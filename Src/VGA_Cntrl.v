==> flow/design.v <==
`timescale 1ns / 1ps
module VGA_Cntrl(input clk,output reg [10:0]pixel_x, output reg [10:0]pixel_y, output videoon, output reg h_synq, output reg v_synq
    );
parameter 	  
	h_display = 639 ,
	r_border = 16,
	l_border = 48,
	h_retrace = 96  
; 
parameter 	 
	v_display = 479,
	b_border = 11,
	t_border = 33,
	v_retrace = 2
;  
reg [10:0]cnt1=0;
reg [10:0]cnt2=0;
reg h_videoon=1;
reg v_videoon=1;
initial 
	begin
		pixel_x=0;
		pixel_y=0;
		h_synq=1;
		v_synq=1;
	end
always@(posedge clk)
	begin
		pixel_x=pixel_x +1;
		if (pixel_x==h_display)
			h_videoon=0;
		else if (pixel_x==(h_display+r_border+l_border+h_retrace))
			begin
				h_videoon=1;
				pixel_y=pixel_y+1;
				cnt2=cnt2+1;
				pixel_x=0;
			end	
		cnt1=cnt1+1;				
		if (cnt1==(h_display+r_border))
			h_synq=0;
		else if (cnt1==(h_display+r_border+h_retrace))
			begin
				h_synq=1;
			end
		else if (cnt1==(h_display+r_border+l_border+h_retrace))
			begin
				h_synq=1;
				cnt1=0;
			end			
		if (pixel_y==v_display)
			v_videoon=0;
		else if (pixel_y==(v_display+b_border+t_border+v_retrace))
			begin
				v_videoon=1;
				pixel_y=0;
				pixel_x=0;
			end
		if (cnt2==(v_display+b_border))
			v_synq=0;
		else if (cnt2==(v_display+b_border+v_retrace))
			begin
				v_synq=1;
			end
		else if (cnt2==(v_display+b_border+t_border+v_retrace))
			begin
				v_synq=1;
				cnt2=0;
			end		
	end
and d(videoon,h_videoon,v_videoon);
endmodule
# --- From RTL to reports: VGA_Cntrl ---
# The steps from the RTL of VGA_Cntrl to its reports follow in flow order.
# Line numbers count from 1 in the design file above.
# Operators: Yosys type, input widths -> output width; for muxes data width and select width s.
# Cell names lack the library's common part.
setup:
  top: "VGA_Cntrl"
  clk_port: "clk"
  cell_library: "sky130hd"
  pvt_corner: "tt_025C_1v80"

# --- Elaborated design ---
# Source: Yosys, flattened and elaborated, memories not mapped. Widths are those after wreduce. Registers that Yosys merges into a memory's read port (data or address) are not register bits. Print and check cells do not count. Equal cells are merged and count once.
bits:
  wordCells: 45
  output_inout_bits: 25
  register_bits: 48
  input_bits: 1
classes:
  add_sub_neg: 4
  equal: 10
  n_logic: 1
  reduce_and_logical: 2
  muxes: 20
ops:
  columns: ["cell", "count"]
  rows:
  - ["$mux 11", 16]
  - ["$eq 11x10->1 const B", 7]
  - ["$add 11x1->11 const B", 4]
  - ["$eq 11x9->1 const B", 3]
  - ["$reduce_bool 2->1", 2]
  - ["$mux 1", 4]
  - ["$and 1x1->1", 1]

# --- Depth ---
# Longest topological path by Yosys (ltp), each cell counted once; first at word level (registers and memories cut), then after technology mapping (sequential cells cut; the memories' decode and read muxes count).
logic_depth:
  word_depth: 8
  ABC_AREA: 0
  mapped_depth: 12
  mapped_depth_nobuf: 9

# --- Mapped cells and area ---
# Source: synth_stat.txt of the flow (Yosys; design flattened, memories mapped). It holds for the ABC_AREA given above (unset counts as 0); a run with the other value may have another netlist.
by_type:
  columns: ["cell_type", "count", "area_total_um2"]
  rows:
  - ["dfxtp_1", 48, 960.922]
  - ["xnor2_1", 26, 227.718]
  - ["xor2_1", 20, 175.168]
  - ["nand3_1", 22, 110.106]
  - ["nor3_1", 18, 90.086]
  - ["nor2_1", 22, 82.579]
  - ["ha_1", 6, 75.072]
  - ["nand2_1", 20, 75.072]
  - ["inv_1", 17, 63.811]
  - ["a2111oi_4", 2, 55.053]
  - ["buf_6", 4, 45.043]
  - ["and3_1", 7, 43.792]
  - ["nor2_2", 7, 43.792]
  - ["nor4_1", 7, 43.792]
  - ["nand2b_1", 6, 37.536]
  - ["mux2i_1", 3, 30.029]
  - ["a211o_1", 3, 26.275]
  - ["mux2_2", 2, 22.522]
# Other cell types: 41; their cells: 65.
mapped:
  synth_area_um2: 2713.9
  buf_cells: 12
  seqArea_um2: 960.9
  ff_cells: 48
  mapped_cells: 305

# --- Timing after synthesis ---
# Path of least setup slack by OpenSTA after synthesis, without wires, with an ideal clock, recovery checks aside; 20% of the period is set as input and as output delay. Where synthesis merged equal registers, the netlist keeps one of their names.
synth_timing:
  path_type: "reg-to-reg"
  startpoint: "reg pixel_x[0]"
  endpoint: "reg pixel_x[3]"
  path_delay_ns: 2.998
  n_path_buf: 2
  period_ns: 3.03
  arrival_ns: 2.864
  stages: 11
  slack_ns: 0.032
  period_less_setup_slack_ns: 2.998
# "path_delay_ns" = arrival - input delay + setup time.
# "stages": output pins that drive a net of the path, with the launching flip-flop's if there is one; two outputs of one cell count as two.
# "period_less_setup_slack_ns" is the clock period less the worst setup slack; recovery checks do not enter. This is arithmetic on one report: input and output delays are still those of the set period (20% each).
# Between the ends stands the longest chain of elaborated cells between them, by number of cells; it is not shown to be the way that was timed. Of several equally long chains one is given.
# Each line given opens the expression or statement behind the cell; cells for indexed reads and writes are added by Yosys, which also makes memories of some case tables.
# At most two assigning lines are given for a register; there are more.
synth_via:
  path_cell_list: "dfxtp_1 -> ha_1 -> and4_1 -> buf_2 -> nand4_1 -> xor2_1 -> o211ai_1 -> or4_4 -> a2111oi_4 -> buf_6 -> nor3_1"
  elab_chain_cells: 7
  cone_cells: 11
  cone_lines: 5
  classes_between: "1 x add/sub; 4 x eq/ne; 6 x mux"
synth_rtl:
  columns: ["element", "line", "text"]
  rows:
  - ["start: declaration", 2, "module VGA_Cntrl(input clk,output reg [10:0]pixel_x, output reg [10:0]pixel_y, output videoon, output reg h_sy ..."]
  - ["start: assignment", 29, "pixel_x=pixel_x +1;"]
  - ["start: assignment", 37, "pixel_x=0;"]
  - ["$add 11x1->11", 29, null]
  - ["$eq 11x10->1", 32, "else if (pixel_x==(h_display+r_border+l_border+h_retrace))"]
  - ["$mux 11", 32, null]
  - ["$mux 11", 30, "if (pixel_x==h_display)"]
  - ["$eq 11x10->1", 53, "else if (pixel_y==(v_display+b_border+t_border+v_retrace))"]
  - ["$mux 11", 53, null]
  - ["$mux 11", 51, "if (pixel_y==v_display)"]
  - ["end: assignment", 29, null]
  - ["end: assignment", 57, "pixel_x=0;"]
  - ["end: declaration", 2, null]

# --- Path in the finished layout ---
# From the final timing report of run 1: the path of least setup slack in the routed layout; clock arrival at registers is part of the times.
layout_timing:
  path_type: "reg-to-reg"
  startpoint: "reg pixel_x[1]"
  endpoint: "reg pixel_x[3]"
  period_ns: 3.04
  n_path_buf: 3
  stages: 12
  slack_ns: 0.07
  arrival_ns: 3.15
# Between the ends stands the longest chain of elaborated cells between them, by number of cells; it is not shown to be the way that was timed. Of several equally long chains one is given.
# At most two assigning lines are given for a register; there are more.
layout_via:
  path_cell_list: "dfxtp_2 -> buf_4 -> and4_4 -> a211o_1 -> a211o_4 -> a211oi_4 -> mux2i_2 -> o2111ai_2 -> a2111oi_4 -> buf_4 -> clkbuf_16 -> nor3_1"
  elab_chain_cells: 7
  cone_cells: 11
  cone_lines: 5
  classes_between: "1 x add/sub; 4 x eq/ne; 6 x mux"
layout_rtl:
  columns: ["element", "line", "text"]
  rows:
  - ["start: declaration", 2, "module VGA_Cntrl(input clk,output reg [10:0]pixel_x, output reg [10:0]pixel_y, output videoon, output reg h_sy ..."]
  - ["start: assignment", 29, "pixel_x=pixel_x +1;"]
  - ["start: assignment", 37, "pixel_x=0;"]
  - ["$add 11x1->11", 29, null]
  - ["$eq 11x10->1", 32, "else if (pixel_x==(h_display+r_border+l_border+h_retrace))"]
  - ["$mux 11", 32, null]
  - ["$mux 11", 30, "if (pixel_x==h_display)"]
  - ["$eq 11x10->1", 53, "else if (pixel_y==(v_display+b_border+t_border+v_retrace))"]
  - ["$mux 11", 53, null]
  - ["$mux 11", 51, "if (pixel_y==v_display)"]
  - ["end: assignment", 29, null]
  - ["end: assignment", 57, "pixel_x=0;"]
  - ["end: declaration", 2, null]

Measured results for VGA_Cntrl: 2 stored runs of the Yosys and OpenROAD flow on sky130hd. The settings differ; the order carries no meaning. The constraints put input and output delay at 20% of the set period each and load the outputs with 0.01 pF.
By "achieved_clock_period_ns" is meant the clock period of the run minus its worst setup slack. This is arithmetic on one report: input and output delays are still those of the set period (20% each).
By "worst_path_allowed_less_slack_ns" is meant the share of the clock period that the worst setup path is allowed (20% is reserved at inputs, 20% at outputs), minus its slack. Clock arrival times at its registers enter into it.
By "final_power_mw" is meant OpenSTA's value without simulated activity: inputs other than the clock are taken to toggle once in ten clock periods, and the tool carries that through the logic.

--- run 1 ---
==> flow/run.sh <==
#!/bin/bash
# the make line also repeats the synthesis and layout settings of config.mk as NAME=value (left out here)
make -C /OpenROAD-flow-scripts/flow DESIGN_CONFIG=/design/flow/config.mk WORK_HOME=/design/flow/orfs CLKGATE_MAP_FILE= finish
==> flow/config.mk <==
export PLATFORM = sky130hd
export DESIGN_NAME = VGA_Cntrl
export DESIGN_NICKNAME = VGA_Cntrl
export VERILOG_FILES = /design/flow/design.v
export SDC_FILE = /design/flow/constraint.sdc
export NUM_CORES = 4
export LEC_CHECK = 0
export CAP_MARGIN = 20
export CORE_MARGIN = 2
export CORE_UTILIZATION = 39
export SLEW_MARGIN = 20
==> flow/constraint.sdc <==
create_clock -name core_clock -period 3.04 [get_ports {clk}]
set_input_delay 0.6080 -clock core_clock [delete_from_list [all_inputs] [get_ports {clk}]]
set_output_delay 0.6080 -clock core_clock [all_outputs]
set_load 0.01 [all_outputs]

==> results, as YAML <==
results:
  finish.utilization_frac: 0.49
  synthesis_area_um2: 2713.9
  hold_ws_ns: 0.448
  worst_path_allowed_less_slack_ns: 2.97
  path_kind: "reg-to-reg"
  final_cell_area_um2: 3308.2
  final_setup_ws_ns: 0.074
  die_footprint_um2: 7642.3
  tns_setup_ns: 0.000
  achieved_clock_period_ns: 2.966
  final_power_mw: 1.030

--- run 2 ---
==> flow/run.sh <==
#!/bin/bash
# the make line also repeats the synthesis and layout settings of config.mk as NAME=value (left out here)
make -C /OpenROAD-flow-scripts/flow DESIGN_CONFIG=/design/flow/config.mk WORK_HOME=/design/flow/orfs CLKGATE_MAP_FILE= finish
==> flow/config.mk <==
export PLATFORM = sky130hd
export DESIGN_NAME = VGA_Cntrl
export DESIGN_NICKNAME = VGA_Cntrl
export VERILOG_FILES = /design/flow/design.v
export SDC_FILE = /design/flow/constraint.sdc
export NUM_CORES = 4
export LEC_CHECK = 0
export ABC_AREA = 0
export CAP_MARGIN = 30
export CELL_PAD_IN_SITES_DETAIL_PLACEMENT = 0
export CELL_PAD_IN_SITES_GLOBAL_PLACEMENT = 3
export CORE_MARGIN = 2
export CORE_UTILIZATION = 40
export GPL_ROUTABILITY_DRIVEN = 0
export PLACE_DENSITY_LB_ADDON = 0.05
export SETUP_SLACK_MARGIN = 0.46
export SLEW_MARGIN = 20
==> flow/constraint.sdc <==
create_clock -name core_clock -period 2.59 [get_ports {clk}]
set_input_delay 0.5180 -clock core_clock [delete_from_list [all_inputs] [get_ports {clk}]]
set_output_delay 0.5180 -clock core_clock [all_outputs]
set_load 0.01 [all_outputs]

==> results, as YAML <==
results:
  achieved_clock_period_ns: 2.859
  final_setup_ws_ns: -0.269
  hold_ws_ns: 0.465
  finish.utilization_frac: 0.618
  die_footprint_um2: 7459.8
  final_cell_area_um2: 4130.2
  synthesis_area_um2: 2713.9
  worst_path_allowed_less_slack_ns: 2.86
  path_kind: "reg-to-reg"
  final_power_mw: 1.452
  tns_setup_ns: -4.695
