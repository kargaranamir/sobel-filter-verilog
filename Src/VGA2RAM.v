==> flow/design.v <==
`timescale 1ns / 1ps
module VGA2RAM(
    input clk,
    input videoon,
    input [15:0] din1,
    input [15:0] din2,
    input [10:0] pixel_x,
    input [10:0]pixel_y,
    output reg [16:0]addr,
    output reg [15:0] dout
    );
    parameter 
    X_begin = 1,
    Y_begin = 1,
    im_width = 320,
    im_length = 280,
    Disp_width = 640,
    Disp_length = 480
    ;
    always @ ( posedge clk )    begin
        if ((videoon==1) && (pixel_x >= X_begin) && (pixel_x < im_width+X_begin) && (pixel_y >= Y_begin) && (pixel_y < im_length+Y_begin)  )    begin
            addr = (pixel_x-X_begin) + (pixel_y-Y_begin)*im_width ;
            if ( pixel_y < 280 )
                dout = din1;
            else
                dout = din2;
        end
        else
        dout = 0;
    end
endmodule
======== From RTL to reports: VGA2RAM ========
The steps from the RTL of VGA2RAM to its reports follow in flow order.
Lines are those of the file above, counted from 1.
Cell names lack the library's common part.
A cell with -- has no value.
design
  top module .............................. VGA2RAM
  clock ................................... clk
  standard-cell library ................... sky130hd
  timing corner ........................... tt_025C_1v80

======== After elaboration ========
Yosys after proc, flatten, opt, wreduce and memory -nomap, before mapping. Enables and synchronous resets that opt folds into registers are not counted as muxes. Memory bits, and registers merged into a memory's read port (data or address), are not among the register bits. Print and check cells are not counted. Equal cells are merged and count once.
word-level totals
  RAM bits ................................ 0
  output and inout bits ................... 33
  bits in read-only memories .............. 0
  memories ................................ 0
  clocked read ports x word width ......... 0
  latch bits .............................. 0
  flip-flop bits (word level) ............. 33
cells by class
  divide/modulo/power cells ............... 0
  magnitude comparators ................... 5
  shifts and indexed selects .............. 0
  reduce/logical cells .................... 4
  $add $sub $neg .......................... 3
  equal/unequal tests ..................... 0
  mux-type cells .......................... 1
  bitwise gates (word level) .............. 0
  $mul .................................... 1
operator list
  kind                                                  number
  multiplier 32 x 3 -> 11 bit with constant B           1
  less-than comparator 11 x 9 -> 1 bit with constant B  3
  subtractor 11 x 1 -> 12 bit with constant B           2
  >= comparator 11 x 1 -> 1 bit with constant B         2
  adder 17 bit                                          1
  two-way mux 16 bit                                    1
  logical AND 1 bit                                     4

======== Logic depth ========
Depth = most cells in a row (Yosys ltp): at word level without a register or memory, in the mapped netlist without a sequential cell, where the memories' decode and read muxes count.
depth
  depth in word-level cells ............... 5
  ABC_AREA ................................ 0
  gate-level depth with buffers ........... 19
  depth with buffers taken out ............ 19

======== Netlist ========
Source: synth_stat.txt of the flow (Yosys; design flattened, memories mapped). It holds for the ABC_AREA given above (unset counts as 0); a run with the other value may have another netlist.
synthesis totals
  buffer cells ............................ 6
  synthesis area .......................... 2436.1 um^2
  flip-flops .............................. 33
  cells in the netlist .................... 254
cell types
  cell       number  area in all (um^2)
  edfxtp_1   17      510.49
  ha_1       27      337.824
  dfxtp_1    16      320.307
  mux2i_1    17      170.163
  xnor2_1    18      157.651
  nor2_1     32      120.115
  xor2_1     11      96.342
  a21oi_1    14      70.067
  inv_1      17      63.811
  nand2_1    17      63.811
  nor3_1     11      55.053
  fa_1       2       40.038
  o21bai_1   4       30.029
  a2111oi_4  1       27.526
  nor2b_1    4       25.024
  xnor3_1    1       22.522
  nand3_1    4       20.019
  xnor2_2    1       16.266
Not listed: further types 30, cells in them 40.

======== Worst setup path after synthesis ========
OpenSTA on the mapped netlist: ideal clock, no wires. The path of least setup slack (recovery checks aside). Input and output delay are each 20% of the period. Register names are those of the netlist, which keeps one name where synthesis merged equal registers.
path after synthesis
  path kind ............................... input -> register
  start ................................... in pixel_y[2]
  end ..................................... reg addr[16]
  launch time at the first pin ............ 904 ps
  setup slack ............................. 385 ps
  path delay .............................. 3231 ps
  required time ........................... 4261 ps
  setup time .............................. 259 ps
  data arrival time ....................... 3876 ps
  stages on the path ...................... 17
  period .................................. 4520 ps
  synthesis period reached ................ 4135 ps
"path delay" is the arrival time less input delay plus setup time.
"stages on the path": output pins that drive a net of the path, with the launching flip-flop's if there is one; two outputs of one cell count as two.
"synthesis period reached" = period - worst setup slack (recovery checks aside). The figure is calculated, with input and output delays left at 20% of the set period.
Between the ends stands the longest chain of elaborated cells between them, by number of cells; it is not shown to be the way that was timed. Of several equally long chains one is given.
A line is the first line of the expression or statement that the cell stems from. Yosys adds cells for indexed reads and writes and turns some case tables into memories.
The path ends at the data pin of a flip-flop with enable; ways to the enable are not counted.
between the ends, after synthesis
  cells stage by stage .................... nor3_1 xor2_1 ha_1 ha_1 fa_1 a21oi_1 nor2_1 nor2_1 o21bai_1 a21oi_1 xnor2_1 ha_1 inv_1 o21bai_1 a41oi_1 xnor3_1 xnor2_1
  length of the longest elaborated chain .. 3
  elaborated cells between the ends (all ways) .. 3
  RTL lines with such cells ............... 1
  classes of those cells .................. 2 x add/sub; 1 x mul
RTL lines, path after synthesis
  what                         RTL line  RTL
  start: declaration           8         input [10:0]pixel_y,
  subtractor 11 x 1 -> 12 bit  22        addr = (pixel_x-X_begin) + (pixel_y-Y_begin)*im_width ;
  multiplier 32 x 3 -> 11 bit  22
  adder 17 bit                 22
  end: assignment              22
  end: declaration             9         output reg [16:0]addr,

======== Worst path after layout ========
From the final timing report of run 1: the path of least setup slack in the routed layout; clock arrival at registers is part of the times.
The path's times are printed in steps of 10 ps; the period is the one set.
path after layout
  path kind ............................... input -> register
  start ................................... in pixel_y[0]
  end ..................................... reg addr[15]
  period .................................. 2560 ps
  setup slack ............................. -1040 ps
  launch time at the first pin ............ 510 ps
  data arrival time ....................... 3600 ps
  setup time .............................. 270 ps
  stages on the path ...................... 17
  required time ........................... 2560 ps
Between the ends stands the longest chain of elaborated cells between them, by number of cells; it is not shown to be the way that was timed. Of several equally long chains one is given.
The path ends at the data pin of a flip-flop with enable; ways to the enable are not counted.
between the ends, after layout
  cells stage by stage .................... buf_8 buf_6 inv_4 ha_4 buf_4 nor4b_2 nand2_1 xnor2_1 ha_1 ha_1 a21oi_2 xnor2_1 ha_1 inv_4 buf_4 a2111oi_4 o311ai_2
  length of the longest elaborated chain .. 3
  elaborated cells between the ends (all ways) .. 3
  RTL lines with such cells ............... 1
  classes of those cells .................. 2 x add/sub; 1 x mul
RTL lines, path after layout
  what                         RTL line  RTL
  start: declaration           8         input [10:0]pixel_y,
  subtractor 11 x 1 -> 12 bit  22        addr = (pixel_x-X_begin) + (pixel_y-Y_begin)*im_width ;
  multiplier 32 x 3 -> 11 bit  22
  adder 17 bit                 22
  end: assignment              22
  end: declaration             9         output reg [16:0]addr,

Flow measurements of VGA2RAM on sky130hd: 2 stored runs with different settings, listed in no order. Input and output delays are each 20% of the period that was set; the output load is 0.01 pF.
"period achieved": clock period set for the run, less the worst setup slack. It is reckoned from that one timing run; input and output delays stay at 20% of the period that was set.
"critical setup path time" means the part of the period allowed to the worst setup path (the constraints hold back 20% at inputs and 20% at outputs) less its slack; where the path has registers, the arrival times of their clocks count too.
"critical setup path time" is given in steps of 10 ps.

======== run 1 ========
==> flow/run.sh <==
#!/bin/bash
# the make line also repeats the synthesis and layout settings of config.mk as NAME=value (left out here)
make -C /OpenROAD-flow-scripts/flow DESIGN_CONFIG=/design/flow/config.mk WORK_HOME=/design/flow/orfs CLKGATE_MAP_FILE= finish
==> flow/config.mk <==
export PLATFORM = sky130hd
export DESIGN_NAME = VGA2RAM
export DESIGN_NICKNAME = VGA2RAM
export VERILOG_FILES = /design/flow/design.v
export SDC_FILE = /design/flow/constraint.sdc
export NUM_CORES = 4
export LEC_CHECK = 0
export CAP_MARGIN = 20
export CELL_PAD_IN_SITES_GLOBAL_PLACEMENT = 0
export CORE_ASPECT_RATIO = 0.63
export CORE_MARGIN = 2
export CORE_UTILIZATION = 32
export CTS_CLUSTER_DIAMETER = 41
export CTS_CLUSTER_SIZE = 85
export GPL_ROUTABILITY_DRIVEN = 1
export GPL_TIMING_DRIVEN = 1
export PLACE_DENSITY_LB_ADDON = 0.2
export SETUP_SLACK_MARGIN = 0.04
export SLEW_MARGIN = 25
export TNS_END_PERCENT = 65
==> flow/constraint.sdc <==
create_clock -name core_clock -period 2.56 [get_ports {clk}]
set_input_delay 0.5120 -clock core_clock [delete_from_list [all_inputs] [get_ports {clk}]]
set_output_delay 0.5120 -clock core_clock [all_outputs]
set_load 0.01 [all_outputs]

-------- measured, run 1 --------
  utilization in the final report ......... 64.5 %
  setup slack of the worst path ........... -1037 ps
  critical setup path time ................ 3090 ps
  worst setup path type ................... input -> register
  area of the die ......................... 8345.6 um^2
  synthesis area .......................... 2436.1 um^2
  period achieved ......................... 3597 ps

======== run 2 ========
==> flow/run.sh <==
#!/bin/bash
# the make line also repeats the synthesis and layout settings of config.mk as NAME=value (left out here)
make -C /OpenROAD-flow-scripts/flow DESIGN_CONFIG=/design/flow/config.mk WORK_HOME=/design/flow/orfs CLKGATE_MAP_FILE= finish
==> flow/config.mk <==
export PLATFORM = sky130hd
export DESIGN_NAME = VGA2RAM
export DESIGN_NICKNAME = VGA2RAM
export VERILOG_FILES = /design/flow/design.v
export SDC_FILE = /design/flow/constraint.sdc
export NUM_CORES = 4
export LEC_CHECK = 0
export ABC_AREA = 0
export CAP_MARGIN = 20
export CELL_PAD_IN_SITES_DETAIL_PLACEMENT = 1
export CORE_ASPECT_RATIO = 1.65
export CORE_MARGIN = 2
export CORE_UTILIZATION = 36
export CTS_CLUSTER_SIZE = 17
export PLACE_DENSITY_LB_ADDON = 0.02
export SETUP_SLACK_MARGIN = 0.65
export SLEW_MARGIN = 20
export TNS_END_PERCENT = 90
==> flow/constraint.sdc <==
create_clock -name core_clock -period 3.78 [get_ports {clk}]
set_input_delay 0.7560 -clock core_clock [delete_from_list [all_inputs] [get_ports {clk}]]
set_output_delay 0.7560 -clock core_clock [all_outputs]
set_load 0.01 [all_outputs]

-------- measured, run 2 --------
  utilization in the final report ......... 69.6 %
  setup slack of the worst path ........... -46 ps
  critical setup path time ................ 3070 ps
  worst setup path type ................... input -> register
  area of the die ......................... 7461.6 um^2
  synthesis area .......................... 2436.1 um^2
  period achieved ......................... 3826 ps
